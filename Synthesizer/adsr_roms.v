==> flow/design.v <==
module attack_rom (clock, attack, count_up_to);
input clock;
input [3:0] attack;
output reg [31:0] count_up_to;
always@(posedge clock)
begin
	case(attack)
    		4'd0: count_up_to = 32'd5;
			4'd1: count_up_to = 32'd833333;
			4'd2: count_up_to = 32'd1666666;
			4'd3: count_up_to = 32'd2500000;
			4'd4: count_up_to = 32'd3333333;
			4'd5: count_up_to = 32'd4166666;
			4'd6: count_up_to = 32'd5000000;
			4'd7: count_up_to = 32'd5833333;
			4'd8: count_up_to = 32'd6666666;
			4'd9: count_up_to = 32'd7500000;
			4'd10: count_up_to = 32'd8333333;
			4'd11: count_up_to = 32'd9166666;
			4'd12: count_up_to = 32'd10000000;
			4'd13: count_up_to = 32'd10833333;
			4'd14: count_up_to = 32'd11666666;
			4'd15: count_up_to = 32'd12500000;
	endcase
end
endmodule
module decay_rom (clock, decay, sustain, count_up_to);
input clock;
input [3:0] decay, sustain;
output reg [31:0] count_up_to;
wire [3:0] shifting_distance;
assign shifting_distance = (4'd15 - sustain);
wire [31:0] out_0, out_1, out_2, out_3, out_4, out_5, out_6, out_7, 
out_8, out_9, out_10, out_11, out_12, out_13, out_14, out_15; 
distance0_rom  dr0(decay, out_0);
distance1_rom  dr1(decay, out_1);
distance2_rom  dr2(decay, out_2);
distance3_rom  dr3(decay, out_3);
distance4_rom  dr4(decay, out_4);
distance5_rom  dr5(clock, decay, out_5);
distance6_rom  dr6(decay, out_6);
distance7_rom  dr7(decay, out_7);
distance8_rom  dr8(decay, out_8);
distance9_rom  dr9(decay, out_9);
distance10_rom dr10(decay, out_10);
distance11_rom dr11(decay, out_11);
distance12_rom dr12(decay, out_12);
distance13_rom dr13(decay, out_13);
distance14_rom dr14(decay, out_14);
distance15_rom dr15(decay, out_15);
always@(posedge clock)begin
case(shifting_distance)
    		4'd0: count_up_to = out_0;
			4'd1: count_up_to = out_1;
			4'd2: count_up_to = out_2;
			4'd3: count_up_to = out_3;
			4'd4: count_up_to = out_4;
			4'd5: count_up_to = out_5;
			4'd6: count_up_to = out_6;
			4'd7: count_up_to = out_7;
			4'd8: count_up_to = out_8;
			4'd9: count_up_to = out_9;
			4'd10: count_up_to = out_10;
			4'd11: count_up_to = out_11;
			4'd12: count_up_to = out_12;
			4'd13: count_up_to = out_13;
			4'd14: count_up_to = out_14;
			4'd15: count_up_to = out_15;
	endcase
end
endmodule
module release_rom (clock, myrelease, sustain, count_up_to);
input clock;
input [3:0] myrelease, sustain;
output reg [31:0] count_up_to;
wire [3:0] shifting_distance;
assign shifting_distance = sustain;
wire [31:0] out_0, out_1, out_2, out_3, out_4, out_5, out_6, out_7, 
out_8, out_9, out_10, out_11, out_12, out_13, out_14, out_15; 
distance0_rom  dr0(myrelease, out_0);
distance1_rom  dr1(myrelease, out_1);
distance2_rom  dr2(myrelease, out_2);
distance3_rom  dr3(myrelease, out_3);
distance4_rom  dr4(myrelease, out_4);
distance5_rom  dr5(myrelease, out_5);
distance6_rom  dr6(myrelease, out_6);
distance7_rom  dr7(myrelease, out_7);
distance8_rom  dr8(myrelease, out_8);
distance9_rom  dr9(myrelease, out_9);
distance10_rom dr10(myrelease, out_10);
distance11_rom dr11(myrelease, out_11);
distance12_rom dr12(myrelease, out_12);
distance13_rom dr13(myrelease, out_13);
distance14_rom dr14(myrelease, out_14);
distance15_rom dr15(myrelease, out_15);
always@(posedge clock)begin
case(shifting_distance)
    		4'd0: count_up_to = out_0;
			4'd1: count_up_to = out_1;
			4'd2: count_up_to = out_2;
			4'd3: count_up_to = out_3;
			4'd4: count_up_to = out_4;
			4'd5: count_up_to = out_5;
			4'd6: count_up_to = out_6;
			4'd7: count_up_to = out_7;
			4'd8: count_up_to = out_8;
			4'd9: count_up_to = out_9;
			4'd10: count_up_to = out_10;
			4'd11: count_up_to = out_11;
			4'd12: count_up_to = out_12;
			4'd13: count_up_to = out_13;
			4'd14: count_up_to = out_14;
			4'd15: count_up_to = out_15;
	endcase
end
endmodule
module distance0_rom (decay_or_release, count_up_to);
    input [3:0] decay_or_release;
    output reg [31:0] count_up_to;
    always @ (*)
        case(decay_or_release)
        4'd0: count_up_to = 32'd5;
        4'd1: count_up_to = 32'd5;
        4'd2: count_up_to = 32'd5;
        4'd3: count_up_to = 32'd5;
        4'd4: count_up_to = 32'd5;
        4'd5: count_up_to = 32'd5;
        4'd6: count_up_to = 32'd5;
        4'd7: count_up_to = 32'd5;
        4'd8: count_up_to = 32'd5;
        4'd9: count_up_to = 32'd5;
        4'd10: count_up_to = 32'd5;
        4'd11: count_up_to = 32'd5;
        4'd12: count_up_to = 32'd5;
        4'd13: count_up_to = 32'd5;
        4'd14: count_up_to = 32'd5;
        4'd15: count_up_to = 32'd5;
        endcase
endmodule
module distance1_rom (decay_or_release, count_up_to);
    input [3:0] decay_or_release;
    output reg [31:0] count_up_to;
    always @ (*)
        case(decay_or_release)
        4'd0: count_up_to = 32'd5;
        4'd1: count_up_to = 32'd12500000;
        4'd2: count_up_to = 32'd25000000;
        4'd3: count_up_to = 32'd37500000;
        4'd4: count_up_to = 32'd50000000;
        4'd5: count_up_to = 32'd62500000;
        4'd6: count_up_to = 32'd75000000;
        4'd7: count_up_to = 32'd87500000;
        4'd8: count_up_to = 32'd100000000;
        4'd9: count_up_to = 32'd112500000;
        4'd10: count_up_to = 32'd125000000;
        4'd11: count_up_to = 32'd137500000;
        4'd12: count_up_to = 32'd150000000;
        4'd13: count_up_to = 32'd162500000;
        4'd14: count_up_to = 32'd175000000;
        4'd15: count_up_to = 32'd187500000;
        endcase
endmodule
module distance2_rom (decay_or_release, count_up_to);
    input [3:0] decay_or_release;
    output reg [31:0] count_up_to;
    always @ (*)
        case(decay_or_release)
        4'd0: count_up_to = 32'd5;
        4'd1: count_up_to = 32'd6250000;
        4'd2: count_up_to = 32'd12500000;
        4'd3: count_up_to = 32'd18750000;
        4'd4: count_up_to = 32'd25000000;
        4'd5: count_up_to = 32'd31250000;
        4'd6: count_up_to = 32'd37500000;
        4'd7: count_up_to = 32'd43750000;
        4'd8: count_up_to = 32'd50000000;
        4'd9: count_up_to = 32'd56250000;
        4'd10: count_up_to = 32'd62500000;
        4'd11: count_up_to = 32'd68750000;
        4'd12: count_up_to = 32'd75000000;
        4'd13: count_up_to = 32'd81250000;
        4'd14: count_up_to = 32'd87500000;
        4'd15: count_up_to = 32'd93750000;
        endcase
endmodule
module distance3_rom (decay_or_release, count_up_to);
    input [3:0] decay_or_release;
    output reg [31:0] count_up_to;
    always @ (*)
        case(decay_or_release)
        4'd0: count_up_to = 32'd5;
        4'd1: count_up_to = 32'd4166666;
        4'd2: count_up_to = 32'd8333333;
        4'd3: count_up_to = 32'd12500000;
        4'd4: count_up_to = 32'd16666666;
        4'd5: count_up_to = 32'd20833333;
        4'd6: count_up_to = 32'd25000000;
        4'd7: count_up_to = 32'd29166666;
        4'd8: count_up_to = 32'd33333333;
        4'd9: count_up_to = 32'd37500000;
        4'd10: count_up_to = 32'd41666666;
        4'd11: count_up_to = 32'd45833333;
        4'd12: count_up_to = 32'd50000000;
        4'd13: count_up_to = 32'd54166666;
        4'd14: count_up_to = 32'd58333333;
        4'd15: count_up_to = 32'd62500000;
        endcase
endmodule
module distance4_rom (decay_or_release, count_up_to);
    input [3:0] decay_or_release;
    output reg [31:0] count_up_to;
    always @ (*)
        case(decay_or_release)
        4'd0: count_up_to = 32'd5;
        4'd1: count_up_to = 32'd3125000;
        4'd2: count_up_to = 32'd6250000;
        4'd3: count_up_to = 32'd9375000;
        4'd4: count_up_to = 32'd12500000;
        4'd5: count_up_to = 32'd15625000;
        4'd6: count_up_to = 32'd18750000;
        4'd7: count_up_to = 32'd21875000;
        4'd8: count_up_to = 32'd25000000;
        4'd9: count_up_to = 32'd28125000;
        4'd10: count_up_to = 32'd31250000;
        4'd11: count_up_to = 32'd34375000;
        4'd12: count_up_to = 32'd37500000;
        4'd13: count_up_to = 32'd40625000;
        4'd14: count_up_to = 32'd43750000;
        4'd15: count_up_to = 32'd46875000;
        endcase
endmodule
module distance5_rom (clock, decay_or_release, count_up_to);
	 input clock;
    input [3:0] decay_or_release;
    output reg [31:0] count_up_to;
    always @ (posedge clock)
        case(decay_or_release)
        4'd0: count_up_to <= 32'd5;
        4'd1: count_up_to <= 32'd2500000;
        4'd2: count_up_to <= 32'd5000000;
        4'd3: count_up_to <= 32'd7500000;
        4'd4: count_up_to <= 32'd10000000;
        4'd5: count_up_to <= 32'd12500000;
        4'd6: count_up_to <= 32'd15000000;
        4'd7: count_up_to <= 32'd17500000;
        4'd8: count_up_to <= 32'd20000000;
        4'd9: count_up_to <= 32'd22500000;
        4'd10: count_up_to <= 32'd25000000;
        4'd11: count_up_to <= 32'd27500000;
        4'd12: count_up_to <= 32'd30000000;
        4'd13: count_up_to <= 32'd32500000;
        4'd14: count_up_to <= 32'd35000000;
        4'd15: count_up_to <= 32'd37500000;
        endcase
endmodule
module distance6_rom (decay_or_release, count_up_to);
    input [3:0] decay_or_release;
    output reg [31:0] count_up_to;
    always @ (*)
        case(decay_or_release)
        4'd0: count_up_to = 32'd5;
        4'd1: count_up_to = 32'd2083333;
        4'd2: count_up_to = 32'd4166666;
        4'd3: count_up_to = 32'd6250000;
        4'd4: count_up_to = 32'd8333333;
        4'd5: count_up_to = 32'd10416666;
        4'd6: count_up_to = 32'd12500000;
        4'd7: count_up_to = 32'd14583333;
        4'd8: count_up_to = 32'd16666666;
        4'd9: count_up_to = 32'd18750000;
        4'd10: count_up_to = 32'd20833333;
        4'd11: count_up_to = 32'd22916666;
        4'd12: count_up_to = 32'd25000000;
        4'd13: count_up_to = 32'd27083333;
        4'd14: count_up_to = 32'd29166666;
        4'd15: count_up_to = 32'd31250000;
        endcase
endmodule
module distance7_rom (decay_or_release, count_up_to);
    input [3:0] decay_or_release;
    output reg [31:0] count_up_to;
    always @ (*)
        case(decay_or_release)
        4'd0: count_up_to = 32'd5;
        4'd1: count_up_to = 32'd1785714;
        4'd2: count_up_to = 32'd3571428;
        4'd3: count_up_to = 32'd5357142;
        4'd4: count_up_to = 32'd7142857;
        4'd5: count_up_to = 32'd8928571;
        4'd6: count_up_to = 32'd10714285;
        4'd7: count_up_to = 32'd12500000;
        4'd8: count_up_to = 32'd14285714;
        4'd9: count_up_to = 32'd16071428;
        4'd10: count_up_to = 32'd17857142;
        4'd11: count_up_to = 32'd19642857;
        4'd12: count_up_to = 32'd21428571;
        4'd13: count_up_to = 32'd23214285;
        4'd14: count_up_to = 32'd25000000;
        4'd15: count_up_to = 32'd26785714;
        endcase
endmodule
module distance8_rom (decay_or_release, count_up_to);
    input [3:0] decay_or_release;
    output reg [31:0] count_up_to;
    always @ (*)
        case(decay_or_release)
        4'd0: count_up_to = 32'd5;
        4'd1: count_up_to = 32'd1562500;
        4'd2: count_up_to = 32'd3125000;
        4'd3: count_up_to = 32'd4687500;
        4'd4: count_up_to = 32'd6250000;
        4'd5: count_up_to = 32'd7812500;
        4'd6: count_up_to = 32'd9375000;
        4'd7: count_up_to = 32'd10937500;
        4'd8: count_up_to = 32'd12500000;
        4'd9: count_up_to = 32'd14062500;
        4'd10: count_up_to = 32'd15625000;
        4'd11: count_up_to = 32'd17187500;
        4'd12: count_up_to = 32'd18750000;
        4'd13: count_up_to = 32'd20312500;
        4'd14: count_up_to = 32'd21875000;
        4'd15: count_up_to = 32'd23437500;
        endcase
endmodule
module distance9_rom (decay_or_release, count_up_to);
    input [3:0] decay_or_release;
    output reg [31:0] count_up_to;
    always @ (*)
        case(decay_or_release)
        4'd0: count_up_to = 32'd5;
        4'd1: count_up_to = 32'd1388888;
        4'd2: count_up_to = 32'd2777777;
        4'd3: count_up_to = 32'd4166666;
        4'd4: count_up_to = 32'd5555555;
        4'd5: count_up_to = 32'd6944444;
        4'd6: count_up_to = 32'd8333333;
        4'd7: count_up_to = 32'd9722222;
        4'd8: count_up_to = 32'd11111111;
        4'd9: count_up_to = 32'd12500000;
        4'd10: count_up_to = 32'd13888888;
        4'd11: count_up_to = 32'd15277777;
        4'd12: count_up_to = 32'd16666666;
        4'd13: count_up_to = 32'd18055555;
        4'd14: count_up_to = 32'd19444444;
        4'd15: count_up_to = 32'd20833333;
        endcase
endmodule
module distance10_rom (decay_or_release, count_up_to);
    input [3:0] decay_or_release;
    output reg [31:0] count_up_to;
    always @ (*)
        case(decay_or_release)
        4'd0: count_up_to = 32'd5;
        4'd1: count_up_to = 32'd1250000;
        4'd2: count_up_to = 32'd2500000;
        4'd3: count_up_to = 32'd3750000;
        4'd4: count_up_to = 32'd5000000;
        4'd5: count_up_to = 32'd6250000;
        4'd6: count_up_to = 32'd7500000;
        4'd7: count_up_to = 32'd8750000;
        4'd8: count_up_to = 32'd10000000;
        4'd9: count_up_to = 32'd11250000;
        4'd10: count_up_to = 32'd12500000;
        4'd11: count_up_to = 32'd13750000;
        4'd12: count_up_to = 32'd15000000;
        4'd13: count_up_to = 32'd16250000;
        4'd14: count_up_to = 32'd17500000;
        4'd15: count_up_to = 32'd18750000;
        endcase
endmodule
module distance11_rom (decay_or_release, count_up_to);
    input [3:0] decay_or_release;
    output reg [31:0] count_up_to;
    always @ (*)
        case(decay_or_release)
        4'd0: count_up_to = 32'd5;
        4'd1: count_up_to = 32'd1136363;
        4'd2: count_up_to = 32'd2272727;
        4'd3: count_up_to = 32'd3409090;
        4'd4: count_up_to = 32'd4545454;
        4'd5: count_up_to = 32'd5681818;
        4'd6: count_up_to = 32'd6818181;
        4'd7: count_up_to = 32'd7954545;
        4'd8: count_up_to = 32'd9090909;
        4'd9: count_up_to = 32'd10227272;
        4'd10: count_up_to = 32'd11363636;
        4'd11: count_up_to = 32'd12500000;
        4'd12: count_up_to = 32'd13636363;
        4'd13: count_up_to = 32'd14772727;
        4'd14: count_up_to = 32'd15909090;
        4'd15: count_up_to = 32'd17045454;
        endcase
endmodule
module distance12_rom (decay_or_release, count_up_to);
    input [3:0] decay_or_release;
    output reg [31:0] count_up_to;
    always @ (*)
        case(decay_or_release)
        4'd0: count_up_to = 32'd5;
        4'd1: count_up_to = 32'd1041666;
        4'd2: count_up_to = 32'd2083333;
        4'd3: count_up_to = 32'd3125000;
        4'd4: count_up_to = 32'd4166666;
        4'd5: count_up_to = 32'd5208333;
        4'd6: count_up_to = 32'd6250000;
        4'd7: count_up_to = 32'd7291666;
        4'd8: count_up_to = 32'd8333333;
        4'd9: count_up_to = 32'd9375000;
        4'd10: count_up_to = 32'd10416666;
        4'd11: count_up_to = 32'd11458333;
        4'd12: count_up_to = 32'd12500000;
        4'd13: count_up_to = 32'd13541666;
        4'd14: count_up_to = 32'd14583333;
        4'd15: count_up_to = 32'd15625000;
        endcase
endmodule
module distance13_rom (decay_or_release, count_up_to);
    input [3:0] decay_or_release;
    output reg [31:0] count_up_to;
    always @ (*)
        case(decay_or_release)
        4'd0: count_up_to = 32'd5;
        4'd1: count_up_to = 32'd961538;
        4'd2: count_up_to = 32'd1923076;
        4'd3: count_up_to = 32'd2884615;
        4'd4: count_up_to = 32'd3846153;
        4'd5: count_up_to = 32'd4807692;
        4'd6: count_up_to = 32'd5769230;
        4'd7: count_up_to = 32'd6730769;
        4'd8: count_up_to = 32'd7692307;
        4'd9: count_up_to = 32'd8653846;
        4'd10: count_up_to = 32'd9615384;
        4'd11: count_up_to = 32'd10576923;
        4'd12: count_up_to = 32'd11538461;
        4'd13: count_up_to = 32'd12500000;
        4'd14: count_up_to = 32'd13461538;
        4'd15: count_up_to = 32'd14423076;
        endcase
endmodule
module distance14_rom (decay_or_release, count_up_to);
    input [3:0] decay_or_release;
    output reg [31:0] count_up_to;
    always @ (*)
        case(decay_or_release)
        4'd0: count_up_to = 32'd5;
        4'd1: count_up_to = 32'd892857;
        4'd2: count_up_to = 32'd1785714;
        4'd3: count_up_to = 32'd2678571;
        4'd4: count_up_to = 32'd3571428;
        4'd5: count_up_to = 32'd4464285;
        4'd6: count_up_to = 32'd5357142;
        4'd7: count_up_to = 32'd6250000;
        4'd8: count_up_to = 32'd7142857;
        4'd9: count_up_to = 32'd8035714;
        4'd10: count_up_to = 32'd8928571;
        4'd11: count_up_to = 32'd9821428;
        4'd12: count_up_to = 32'd10714285;
        4'd13: count_up_to = 32'd11607142;
        4'd14: count_up_to = 32'd12500000;
        4'd15: count_up_to = 32'd13392857;
        endcase
endmodule
module distance15_rom (decay_or_release, count_up_to);
    input [3:0] decay_or_release;
    output reg [31:0] count_up_to;
    always @ (*)
        case(decay_or_release)
        4'd0: count_up_to = 32'd5;
        4'd1: count_up_to = 32'd833333;
        4'd2: count_up_to = 32'd1666666;
        4'd3: count_up_to = 32'd2500000;
        4'd4: count_up_to = 32'd3333333;
        4'd5: count_up_to = 32'd4166666;
        4'd6: count_up_to = 32'd5000000;
        4'd7: count_up_to = 32'd5833333;
        4'd8: count_up_to = 32'd6666666;
        4'd9: count_up_to = 32'd7500000;
        4'd10: count_up_to = 32'd8333333;
        4'd11: count_up_to = 32'd9166666;
        4'd12: count_up_to = 32'd10000000;
        4'd13: count_up_to = 32'd10833333;
        4'd14: count_up_to = 32'd11666666;
        4'd15: count_up_to = 32'd12500000;
        endcase
endmodule
Reports on release_rom. What the tools print for release_rom, step after step. Line numbers count from 1 in the design file above. Cell names lack the library's common part. Not given: n/a

Design top: release_rom. Clock: clock. Library: sky130hd. Library corner: tt_025C_1v80.

Word-level counts. Counts by Yosys on the flattened word-level netlist (proc, flatten, opt, wreduce; memories kept). Register bits leave out memories and registers merged into their read ports (data or address); mux counts leave out enables and synchronous resets folded into registers. Print and check cells are left out. Memory sizes are those after Yosys's memory passes, which may raise the word count (mostly to a power of two), join words into wider ones and drop unused or constant bits.

The entry for reduce/logical cells reads 1. Under equality and inequality tests stands 15. Under mux-type cells stands 1.

Operators with widths (number): parallel mux 32 bit (select 16 bit) (1); equality test 4 bit (second input constant) (8); equality test 4 x 3 -> 1 bit (second input constant) (4); equality test 4 x 2 -> 1 bit (second input constant) (2); equality test 4 x 1 -> 1 bit (second input constant) (1); logical NOT 4 bit (1).

The entry for elaborated cells reads 32. The figure for register bits is 32. For bits in read-only memories the number is 5280. Under input port bits stands 9. The entry for memories reads 14.

Memory list: (name not given) (words 16, width 25, rd ports 1, wr ports 0, line 375) `case(decay_or_release)`; (name not given) (words 16, width 25, rd ports 1, wr ports 0, line 283) `case(decay_or_release)`; (name not given) (words 16, width 25, rd ports 1, wr ports 0, line 329) `case(decay_or_release)`; (name not given) (words 16, width 24, rd ports 1, wr ports 0, line 144) `case(decay_or_release)`; (name not given) (words 16, width 24, rd ports 1, wr ports 0, line 444) `case(decay_or_release)`; (name not given) (words 16, width 24, rd ports 1, wr ports 0, line 467) `case(decay_or_release)`.

Memories not listed: 8.

Longest topological paths. Yosys ltp: most cells in a row. Word level: on the elaborated netlist, between registers, memories and ports. Mapped: between sequential cells and ports; inverters and the memories' decode and read muxes count.

Under depth after elaboration stands 2. For ABC_AREA the number is 0. Gate-level depth with buffers: 10. For mapped depth without buffers the number is 7.

Netlist. The flow's flattened synthesis, as Yosys stat reports it; memories are mapped. The netlist is that of the ABC_AREA named above (0 if unset); the other value can give another one. Totals and module areas in this step are rounded.

Cells by type: dfxtp_1 (number 28, area in all 560.538 um^2); o21ai_0 (number 52, area in all 260.25 um^2); a21oi_1 (number 50, area in all 250.24 um^2); nor2_1 (number 59, area in all 221.462 um^2); buf_2 (number 35, area in all 175.168 um^2); o22ai_1 (number 26, area in all 162.656 um^2); mux4_2 (number 7, area in all 157.651 um^2); nand3_1 (number 31, area in all 155.149 um^2); nand2_1 (number 41, area in all 153.898 um^2); a211oi_1 (number 18, area in all 135.13 um^2); ha_1 (number 10, area in all 125.12 um^2); mux2i_1 (number 10, area in all 100.096 um^2); buf_4 (number 13, area in all 97.594 um^2); nand2b_1 (number 15, area in all 93.84 um^2); a22oi_1 (number 11, area in all 82.579 um^2); o221ai_1 (number 9, area in all 78.826 um^2); o211ai_1 (number 10, area in all 75.072 um^2); a221oi_1 (number 8, area in all 70.067 um^2).

Other cell types: 65; their cells: 225.

Buffer cells: 76. Under mapped flip-flops stands 28. Under mapped area stands 4680 um^2. For cells in the netlist the number is 658.

The figures by module come from a second, unflattened synthesis with its own total; it is not the netlist above.

Cell total of the unflattened synthesis: 1837. Under area total of the unflattened synthesis stands 13000 um^2.

Each row is one instance without its submodules.

Modules: release_rom (seq. area 641 um^2, area 4860 um^2, cells 665, instances 1); distance7_rom (seq. area 0.0 um^2, area 733 um^2, cells 78, instances 1); distance15_rom (seq. area 0.0 um^2, area 697 um^2, cells 105, instances 1); distance14_rom (seq. area 0.0 um^2, area 684 um^2, cells 102, instances 1); distance9_rom (seq. area 0.0 um^2, area 663 um^2, cells 98, instances 1); distance11_rom (seq. area 0.0 um^2, area 647 um^2, cells 100, instances 1); distance12_rom (seq. area 0.0 um^2, area 539 um^2, cells 80, instances 1); distance3_rom (seq. area 0.0 um^2, area 539 um^2, cells 80, instances 1); distance6_rom (seq. area 0.0 um^2, area 538 um^2, cells 78, instances 1); distance13_rom (seq. area 0.0 um^2, area 536 um^2, cells 79, instances 1); distance10_rom (seq. area 0.0 um^2, area 532 um^2, cells 75, instances 1); distance8_rom (seq. area 0.0 um^2, area 463 um^2, cells 68, instances 1); distance1_rom (seq. area 0.0 um^2, area 452 um^2, cells 65, instances 1); distance2_rom (seq. area 0.0 um^2, area 452 um^2, cells 65, instances 1).

Modules not listed: 2.

Path before layout. OpenSTA on the mapped netlist: ideal clock, no wires. The path of least setup slack (recovery checks aside). Input and output delay are each 20% of the period. Register names are those of the netlist, which keeps one name where synthesis merged equal registers.

Path type: input-to-reg. Start: input myrelease[1]. End: register count_up_to[8]. Time at the first pin: 554 ps. Under slack stands 125 ps. Under external input delay stands 554 ps. Driving pins on the path: 9. The figure for data arrival time is 2505 ps. The figure for delay of the path is 2091 ps. The entry for clock period reads 2770 ps. The entry for buffers on the path reads 2. Synthesis period reached: 2645 ps.

"delay of the path" is the arrival time less input delay plus setup time. "driving pins on the path": output pins that drive a net of the path, with the launching flip-flop's if there is one; two outputs of one cell count as two. "synthesis period reached" is the clock period less the worst setup slack; recovery checks do not enter. This is arithmetic on one report: input and output delays are still those of the set period (20% each). The rows between start and end are the longest chain of elaborated cells between them; the timing report does not say that the signal goes this way. Where chains are equally long, one stands for them. Each line given opens the expression or statement behind the cell; cells for indexed reads and writes are added by Yosys, which also makes memories of some case tables. A memory read counts as a cell of the chain, while the word-level depth stops at memories. At most two assigning lines are given for a register; there are more.

Path through: buf_2 > clkinv_1 > ha_1 > or2_2 > a21oi_1 > or2_2 > buf_1 > a2111oi_0 > o211ai_1. The figure for cells in the longest elaborated chain is 2. Elaborated cells on any way between the ends: 11.

Ends and longest elaborated chain, post-synthesis: from (decl) (line 74) `input [3:0] myrelease, sustain;`; memory read (16 x 24 bit) (line 467) `case(decay_or_release)`; parallel mux 32 bit (select 16 bit) (line 97) `case(shifting_distance)`; to (assign) (line 98) `4'd0: count_up_to = out_0;`; to (assign) (line 99) `4'd1: count_up_to = out_1;`; to (decl) (line 75) `output reg [31:0] count_up_to;`.

Memo
Re: implementation data of release_rom

Below are 2 stored runs of the flow (Yosys, OpenROAD; platform sky130hd) on release_rom, each with its settings, unordered. Constraints: input delay and output delay 20% of the set period each, output load 0.01 pF.

Stored run 1 has these settings: period_ns 1.89; CORE_UTILIZATION 66; SETUP_SLACK_MARGIN -0.0; PLACE_DENSITY_LB_ADDON 0.05; CORE_ASPECT_RATIO 1.13; CELL_PAD_IN_SITES_GLOBAL_PLACEMENT 1; CELL_PAD_IN_SITES_DETAIL_PLACEMENT 0; CTS_CLUSTER_SIZE 80; CTS_CLUSTER_DIAMETER 295; CAP_MARGIN 25; MAX_ROUTING_LAYER met4; CORE_MARGIN 2; SLEW_MARGIN 20. Outcome: incomplete, placement halted on FLW-0024.

Stored run 2 has these settings: period_ns 2.54; CORE_UTILIZATION 67; SETUP_SLACK_MARGIN -0.07; PLACE_DENSITY 0.37; CELL_PAD_IN_SITES_GLOBAL_PLACEMENT 0; TNS_END_PERCENT 70; CTS_CLUSTER_SIZE 20; CTS_CLUSTER_DIAMETER 363; MAX_ROUTING_LAYER met4; CAP_MARGIN 20; CORE_MARGIN 2; SLEW_MARGIN 20. Outcome: incomplete, routing halted on GRT-0116.
